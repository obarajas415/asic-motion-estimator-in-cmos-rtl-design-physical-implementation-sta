==> flow/design.v <==
module top (clock, start, BestDist, motionX, motionY, AddressR, AddressS1, AddressS2, R, S1, S2, completed);
	input clock;
	input start;
	output [7:0] BestDist;
	output [3:0] motionX, motionY;
	output completed;
	wire clock;
	wire start;
	wire [7:0] BestDist;
	wire [3:0] motionX, motionY;
	input [7:0] R, S1, S2;
	output [7:0] AddressR;
	output [9:0] AddressS1, AddressS2;
	wire [15:0] S1S2mux, newDist, PEready;
	wire CompStart;
	wire [3:0] VectorX, VectorY;
	wire [127:0] Accumulate;
	wire [7:0] Rpipe;
	control ctl_u(clock, start, S1S2mux, newDist, CompStart, PEready, VectorX, VectorY, AddressR, AddressS1, AddressS2, completed);
	PEtotal pe_u(clock, R, S1, S2, S1S2mux, newDist, Accumulate);
	Comparator comp_u(clock, CompStart, Accumulate, PEready, VectorX, VectorY, BestDist, motionX, motionY);
endmodule
module PE (clock, R, S1, S2, S1S2mux, newDist, Accumulate, Rpipe);
	input clock;
	input [7:0] R, S1, S2;  
	input S1S2mux, newDist;  
	output [7:0] Accumulate, Rpipe;
	reg [7:0] Accumulate, AccumulateIn, difference, difference_temp, Rpipe;
	reg Carry;
	always @(posedge clock) Rpipe <= R;
	always @(posedge clock) Accumulate <= AccumulateIn;
	always @(R or S1 or S2 or S1S2mux or newDist or Accumulate)
	    begin 
		difference = R -(S1S2mux? S1:S2);
		difference_temp = - difference;
		if (difference<0) 
		 begin
			 difference = difference_temp;  
		 end
		{Carry,AccumulateIn} = Accumulate + difference;
		if (Carry == 1) AccumulateIn = 8'hFF;  
		if (newDist == 1) AccumulateIn = difference;
	    end
endmodule
module PEend (clock, R, S1, S2, S1S2mux, newDist, Accumulate);
	input clock;
	input [7:0] R, S1, S2;  
	input S1S2mux, newDist;  
	output [7:0] Accumulate;
	reg [7:0] Accumulate, AccumulateIn, difference, difference_temp;
	reg Carry;
	always @(posedge clock) Accumulate <= AccumulateIn;
	always @(R or S1 or S2 or S1S2mux or newDist or Accumulate)
	    begin 
		difference = R -(S1S2mux? S1:S2);
		difference_temp = - difference;
		if (difference<0) 
		 begin
			 difference = difference_temp;  
		 end
		{Carry,AccumulateIn} = Accumulate + difference;
		if (Carry == 1) AccumulateIn = 8'hFF;  
		if (newDist == 1) AccumulateIn = difference;
	    end
endmodule
module control (clock, start, S1S2mux, newDist, CompStart, PEready, VectorX, VectorY, AddressR, AddressS1, AddressS2, completed);
	input clock;
	input start;  
	output [15:0] S1S2mux, newDist, PEready;
	output CompStart;
	output [3:0] VectorX, VectorY;
	output [7:0] AddressR;
	output [9:0] AddressS1, AddressS2;
	output reg completed;
	parameter count_complete = 16*(16*16) + 15;  
	reg [15:0] S1S2mux, newDist, PEready;
	reg CompStart;
	reg [3:0] VectorX, VectorY;
	reg [7:0] AddressR;
	reg [9:0] AddressS1, AddressS2;
	reg  [12:0] count, count_temp;
	integer i;
	reg [11:0]  temp;
	always @ (posedge clock)
	  begin
		  if (start == 0) count <= 12'b0;
		  else if (completed == 0) count <= count_temp;
	  end
	always @ (count)
	    begin
	      count_temp = count + 1'b1;
	      for (i=0; i<16; i= i+1)
		begin
		   newDist[i] = (count[7:0] == i);	
		   PEready[i] = (newDist[i] && !(count < 256));	
		   S1S2mux[i] = (count[3:0] >= i);
		   CompStart  = (!(count < 256));
		end
		AddressR = count[7:0];
		AddressS1 = (count[11:8] + count[7:4])*32 + count[3:0];
		temp = count[11:0]-16;
		AddressS2 = (temp[11:8] + temp[7:4])*32 + temp[3:0] + 16;
		VectorX = count[3:0] - 8; 
		VectorY = count[11:8] - 9;
		completed = (count[12:0] == count_complete);  
	    end
endmodule
module Comparator (clock, CompStart, PEout, PEready, vectorX, vectorY, BestDist, motionX, motionY);
	input clock;
	input CompStart;  
	input [8*16-1:0] PEout;  
	input [15:0] PEready;  
	input [3:0] vectorX, vectorY;  
	output [7:0] BestDist;  
	output [3:0] motionX, motionY;  
	reg [7:0] BestDist, newDist;
	reg [3:0] motionX, motionY;
	reg newBest;
	integer n;
	always @ (posedge clock)
	  if (CompStart == 0) BestDist <= 8'hFF;  
	  else if (newBest == 1)
	    begin
	      BestDist <= newDist;
	      motionX <= vectorX;
	      motionY <= vectorY;
	    end
	always @ (BestDist or PEout or PEready or CompStart)
	  begin
	    newDist = 8'hFF;
	    for (n = 0; n <= 15; n = n+1)
		begin
		      if (PEready[n] == 1) 
			case (n) 
			  4'b0000: newDist = PEout[7:0];
			  4'b0001: newDist = PEout[15:8]; 
			  4'b0010: newDist = PEout[23:16]; 
			  4'b0011: newDist = PEout[31:24];
			  4'b0100: newDist = PEout[39:32]; 
			  4'b0101: newDist = PEout[47:40]; 
			  4'b0110: newDist = PEout[55:48]; 
			  4'b0111: newDist = PEout[63:56]; 
			  4'b1000: newDist = PEout[71:64]; 
			  4'b1001: newDist = PEout[79:72]; 
			  4'b1010: newDist = PEout[87:80]; 
			  4'b1011: newDist = PEout[95:88]; 
			  4'b1100: newDist = PEout[103:96]; 
			  4'b1101: newDist = PEout[111:104]; 
			  4'b1110: newDist = PEout[119:112]; 
			  4'b1111: newDist = PEout[127:120];
			  default: newDist = 8'hFF;  
			endcase
	     end
	    if ((|PEready == 0) || (CompStart == 0)) newBest = 0;  
	    else if (newDist < BestDist) newBest = 1;
	    else newBest = 0;
	  end
endmodule
module PEtotal (clock, R, S1, S2, S1S2mux, newDist, Accumulate);
	input clock;
	input [7:0] R, S1, S2;  
	input [15:0] S1S2mux, newDist;  
	output [127:0] Accumulate;
	wire [7:0] Rpipe0, Rpipe1, Rpipe2, Rpipe3, Rpipe4, Rpipe5, Rpipe6, Rpipe7, Rpipe8, Rpipe9, Rpipe10, Rpipe11, Rpipe12, Rpipe13, Rpipe14;
	PE pe0 (clock, R, S1, S2, S1S2mux[0], newDist[0], Accumulate[7:0], Rpipe0);
	PE pe1 (clock, Rpipe0, S1, S2, S1S2mux[1], newDist[1], Accumulate[15:8], Rpipe1);
	PE pe2 (clock, Rpipe1, S1, S2, S1S2mux[2], newDist[2], Accumulate[23:16], Rpipe2);
	PE pe3 (clock, Rpipe2, S1, S2, S1S2mux[3], newDist[3], Accumulate[31:24], Rpipe3);
	PE pe4 (clock, Rpipe3, S1, S2, S1S2mux[4], newDist[4], Accumulate[39:32], Rpipe4);
	PE pe5 (clock, Rpipe4, S1, S2, S1S2mux[5], newDist[5], Accumulate[47:40], Rpipe5);
	PE pe6 (clock, Rpipe5, S1, S2, S1S2mux[6], newDist[6], Accumulate[55:48], Rpipe6);
	PE pe7 (clock, Rpipe6, S1, S2, S1S2mux[7], newDist[7], Accumulate[63:56], Rpipe7);
	PE pe8 (clock, Rpipe7, S1, S2, S1S2mux[8], newDist[8], Accumulate[71:64], Rpipe8);
	PE pe9 (clock, Rpipe8, S1, S2, S1S2mux[9], newDist[9], Accumulate[79:72], Rpipe9);
	PE pe10 (clock, Rpipe9, S1, S2, S1S2mux[10], newDist[10], Accumulate[87:80], Rpipe10);
	PE pe11 (clock, Rpipe10, S1, S2, S1S2mux[11], newDist[11], Accumulate[95:88], Rpipe11);
	PE pe12 (clock, Rpipe11, S1, S2, S1S2mux[12], newDist[12], Accumulate[103:96], Rpipe12);
	PE pe13 (clock, Rpipe12, S1, S2, S1S2mux[13], newDist[13], Accumulate[111:104], Rpipe13);
	PE pe14 (clock, Rpipe13, S1, S2, S1S2mux[14], newDist[14], Accumulate[119:112], Rpipe14);
	PEend pe15 (clock, Rpipe14, S1, S2, S1S2mux[15], newDist[15], Accumulate[127:120]);
endmodule
module ROM_R (clock, AddressR, R);
	input clock;
	input [7:0] AddressR;
	output [7:0] R;
	reg [7:0] R;
	reg [7:0] Rmem[0:255];
	always @(*) R = Rmem[AddressR];
endmodule
module ROM_S (clock, AddressS1, AddressS2, S1, S2);
	input clock;
	input	[9:0]	AddressS1, AddressS2;
	output	[7:0]	S1, S2;
	reg	[7:0]	S1, S2;
	reg	[7:0]	Smem[0:1023];
	always @(*) 
	 begin
		S1 = Smem[AddressS1];
		S2 = Smem[AddressS2];
	 end
endmodule
# == Step by step through the tools: top ==
# What the tools print for top, step after step.
# Lines are those of the file above, counted from 1.
# Operators: Yosys type, input widths -> output width; for muxes data width and select width s.
# Library cell names are shortened.
# Not given: n/a
# design
top,top
clock_port,clock
cell_library,sky130hd
corner,tt_025C_1v80

# == Word level ==
# Source: Yosys, flattened and elaborated, memories not mapped. Widths are those after wreduce. Registers that Yosys merges into a memory's read port (data or address) are not register bits. Print and check cells do not count. Equal cells are merged and count once.
# classes
mux,82
equal,16
add_sub_neg,57
cmp,34
reduce_logical,22
n_logic,1
# ops
operator,n
$mux 8,80
$add 8x8->9,16
$lt 8x1->1 const B,16
$sub 8x8->8,16
$neg 8->8,16
$eq 8x4->1 const B,8
$logic_not 32->1,1
$ge 4x4->1 const B,8
$eq 8x3->1 const B,4
$add 10x4->10,2
$logic_and 1x1->1,16
$reduce_or 16->1,1
$ge 4x3->1 const B,4
$eq 8x2->1 const B,2
$add 13x1->13 const B,1
$eq 13x13->1 const B,1
$lt 13x9->1 const B,1
$sub 12x5->12 const B,1
$add 10x5->10 const B,1
$add 4x4->5,2
$ge 4x1->1 const B,2
$ge 4x2->1 const B,2
$sub 4x4->4 const B,2
$eq 8x1->1 const B,1
$lt 8x8->1,1
$logic_not 8->1,1
$reduce_and 2->1,1
$mux 1,2
# Not listed: further kinds 3, cells in them 3.
# bits
wordCells,247
regBits,277
out_inout_bits,45

# == Longest topological paths ==
# Depth = most cells in a row (Yosys ltp): at word level without a register or memory, in the mapped netlist without a sequential cell, where the memories' decode and read muxes count.
# logic_depth
ltp_word,23
ABC_AREA,0
mapped_depth,21
depth_no_buf,20

# == Netlist ==
# The flow's flattened synthesis, as Yosys stat reports it; memories are mapped. The netlist is that of the ABC_AREA named above (0 if unset); the other value can give another one.
# mapped
buffers,93
seqArea_um2,5625.4
cells,2244
flip_flops,277
mapped_area_um2,19837.8
# types
type,n
dfxtp_1,269
ha_1,263
xnor2_1,162
a21oi_1,186
o22a_1,101
nor2_1,205
fa_1,34
inv_1,156
a21o_1,62
nor2b_1,71
xor2_1,49
o21ai_0,81
mux2i_1,37
nand2_1,89
mux2_2,23
nor3_1,49
edfxtp_1,8
clkbuf_1,60
# Other cell types: 59; their cells: 339.
# By module: a second synthesis without flattening, with its own total; a netlist apart from the flattened one above.
# unflattened
cells_unflattened,2310
area_unflattened_um2,21290.4
# Rows give one instance, submodules left out.
# modules
mod,instances,area_um2,seq_area_um2,n_cells
PE,15,1116.1,320.3,115
Comparator,1,1878.1,400.4,243
control,1,1715.4,260.2,235
PEend,1,955.9,160.2,107
PEtotal,1,0.0,0.0,0
top,1,0.0,0.0,0

# == Path before layout ==
# OpenSTA on the mapped netlist: ideal clock, no wires. The path of least setup slack (recovery checks aside). Input and output delay are each 20% of the period. Register names are those of the netlist, which keeps one name where synthesis merged equal registers.
# synth_timing
path_kind,reg2reg
start,reg ctl_u.count[1]
end,reg pe_u.pe13.Accumulate[2]
t_arrival_ps,4265
t_required_ps,4603
delay_ps,4382
setup_slack_ps,338
driving_pins,18
tclk_ps,4720
synth_period_reached_ps,4382
# "delay_ps" is the arrival time less input delay plus setup time.
# "driving_pins" counts driving pins, that of a launching flip-flop among them; a cell with two outputs on the path counts twice.
# "synth_period_reached_ps" = period - worst setup slack (recovery checks aside). The figure is calculated, with input and output delays left at 20% of the set period.
# Between the ends stands the longest chain of elaborated cells between them, by number of cells; it is not shown to be the way that was timed. Of several equally long chains one is given.
# A line is the first line of the expression or statement that the cell stems from. Yosys adds cells for indexed reads and writes and turns some case tables into memories.
# synth_via
path_cell_list,dfxtp_1 -> inv_1 -> ha_1 -> clkbuf_1 -> nor2b_1 -> nor2_1 -> mux2_2 -> ha_1 -> fa_1 -> inv_1 -> fa_1 -> a21o_1 -> a21oi_1 -> o21bai_1 -> a21o_1 -> nand3_1 -> nand2_1 -> o22a_1
elab_chain_cells,8
cone_cells,10
cone_lines,8
# synth_lines
element,line_no,rtl
start: declaration,81,"reg [12:0] count, count_temp;"
start: assignment,86,if (start == 0) count <= 12'b0;
start: assignment,87,else if (completed == 0) count <= count_temp;
$ge 4x4->1,96,S1S2mux[i] = (count[3:0] >= i);
$mux 8,34,difference = R -(S1S2mux? S1:S2);
$sub 8x8->8,34,
$neg 8->8,35,difference_temp = - difference;
$mux 8,36,if (difference<0)
$add 8x8->9,40,"{Carry,AccumulateIn} = Accumulate + difference;"
$mux 8,41,if (Carry == 1) AccumulateIn = 8'hFF;
$mux 8,42,if (newDist == 1) AccumulateIn = difference;
end: assignment,31,always @(posedge clock) Accumulate <= AccumulateIn;
end: declaration,27,"output [7:0] Accumulate, Rpipe;"

# == Worst path after layout ==
# From the final timing report of record 1: the path of least setup slack in the routed layout; clock arrival at registers is part of the times.
# The path's times are printed in steps of 10 ps; the period is the one set.
# layout_timing
path_kind,reg2reg
start,reg ctl_u.count[1]
end,reg comp_u.motionX[3]
t_arrival_ps,5720
tclk_ps,5350
t_required_ps,5630
setup_slack_ps,-90
driving_pins,19
# Between the ends stands the longest chain of elaborated cells between them, by number of cells; it is not shown to be the way that was timed. Of several equally long chains one is given.
# Only ways into the end's enable, where the timed path ends, are counted here.
# layout_via
path_cell_list,dfxtp_1 -> buf_4 -> ha_1 -> nand4bb_1 -> nor3_1 -> buf_4 -> a2111oi_0 -> buf_4 -> nor2_1 -> a211oi_1 -> a41oi_1 -> ha_1 -> o21a_1 -> o211ai_1 -> a21o_1 -> o31ai_1 -> nor3_4 -> buf_4 -> buf_4
elab_chain_cells,23
cone_cells,58
# layout_lines
element,line_no,rtl
start: declaration,81,"reg [12:0] count, count_temp;"
start: assignment,86,if (start == 0) count <= 12'b0;
start: assignment,87,else if (completed == 0) count <= count_temp;
$lt 13x9->1,95,PEready[i] = (newDist[i] && !(count < 256));
$logic_not 1->1,95,
$logic_and 1x1->1,95,
$mux 8 (16 in a row),133,if (PEready[n] == 1)
$lt 8x8->1,155,
$mux 1,155,
$mux 1,154,
$reduce_and 2->1,n/a,
end: assignment,125,motionX <= vectorX;
end: declaration,115,"output [3:0] motionX, motionY;"
# Nets of the timed path that keep an RTL name, with a line that drives or declares them; the list need not be complete.
# layout_nets
signal,line_no
comp_u.newDist[2],133

# Flow measurements of top on sky130hd: 2 stored runs with different settings, listed in no order. Input and output delays are each 20% of the period that was set; the output load is 0.01 pF.
# "timing.worst_path_ps" is the time allowed to the run's worst setup path (the clock period less input and output delay, where it has them) less its slack. Clock arrival times count: a late capture clock shortens it, a late launch clock lengthens it.
# "power_total_uw" rests on the timing tool's default activity at the inputs, not on a simulated workload.
# "timing.worst_path_ps" is given in steps of 10 ps.
# A setting shown as - is not set for that run.
stored run,period_ns,CORE_UTILIZATION,CAP_MARGIN,CORE_MARGIN,SLEW_MARGIN,PLACE_DENSITY_LB_ADDON,HOLD_SLACK_MARGIN,TNS_END_PERCENT,CTS_CLUSTER_DIAMETER,MAX_ROUTING_LAYER,synthesis_area_um2,design.die.area_um2,final_cell_area_um2,setup_worst_slack_ps,setupTns_ps,final_hold_ws_ps,power_total_uw,timing.worst_path_ps,timing.worst_path_kind
record 1,5.35,72,20,2,20,-,-,-,-,-,19837.8,28896.6,22140.0,-89,-1063,351,10535,5440,reg2reg
record 2,3.93,35,20,5,40,0.23,0.17,90,220,met4,19837.8,61541.2,28105.7,-162,-2271,348,16908,4090,reg2reg
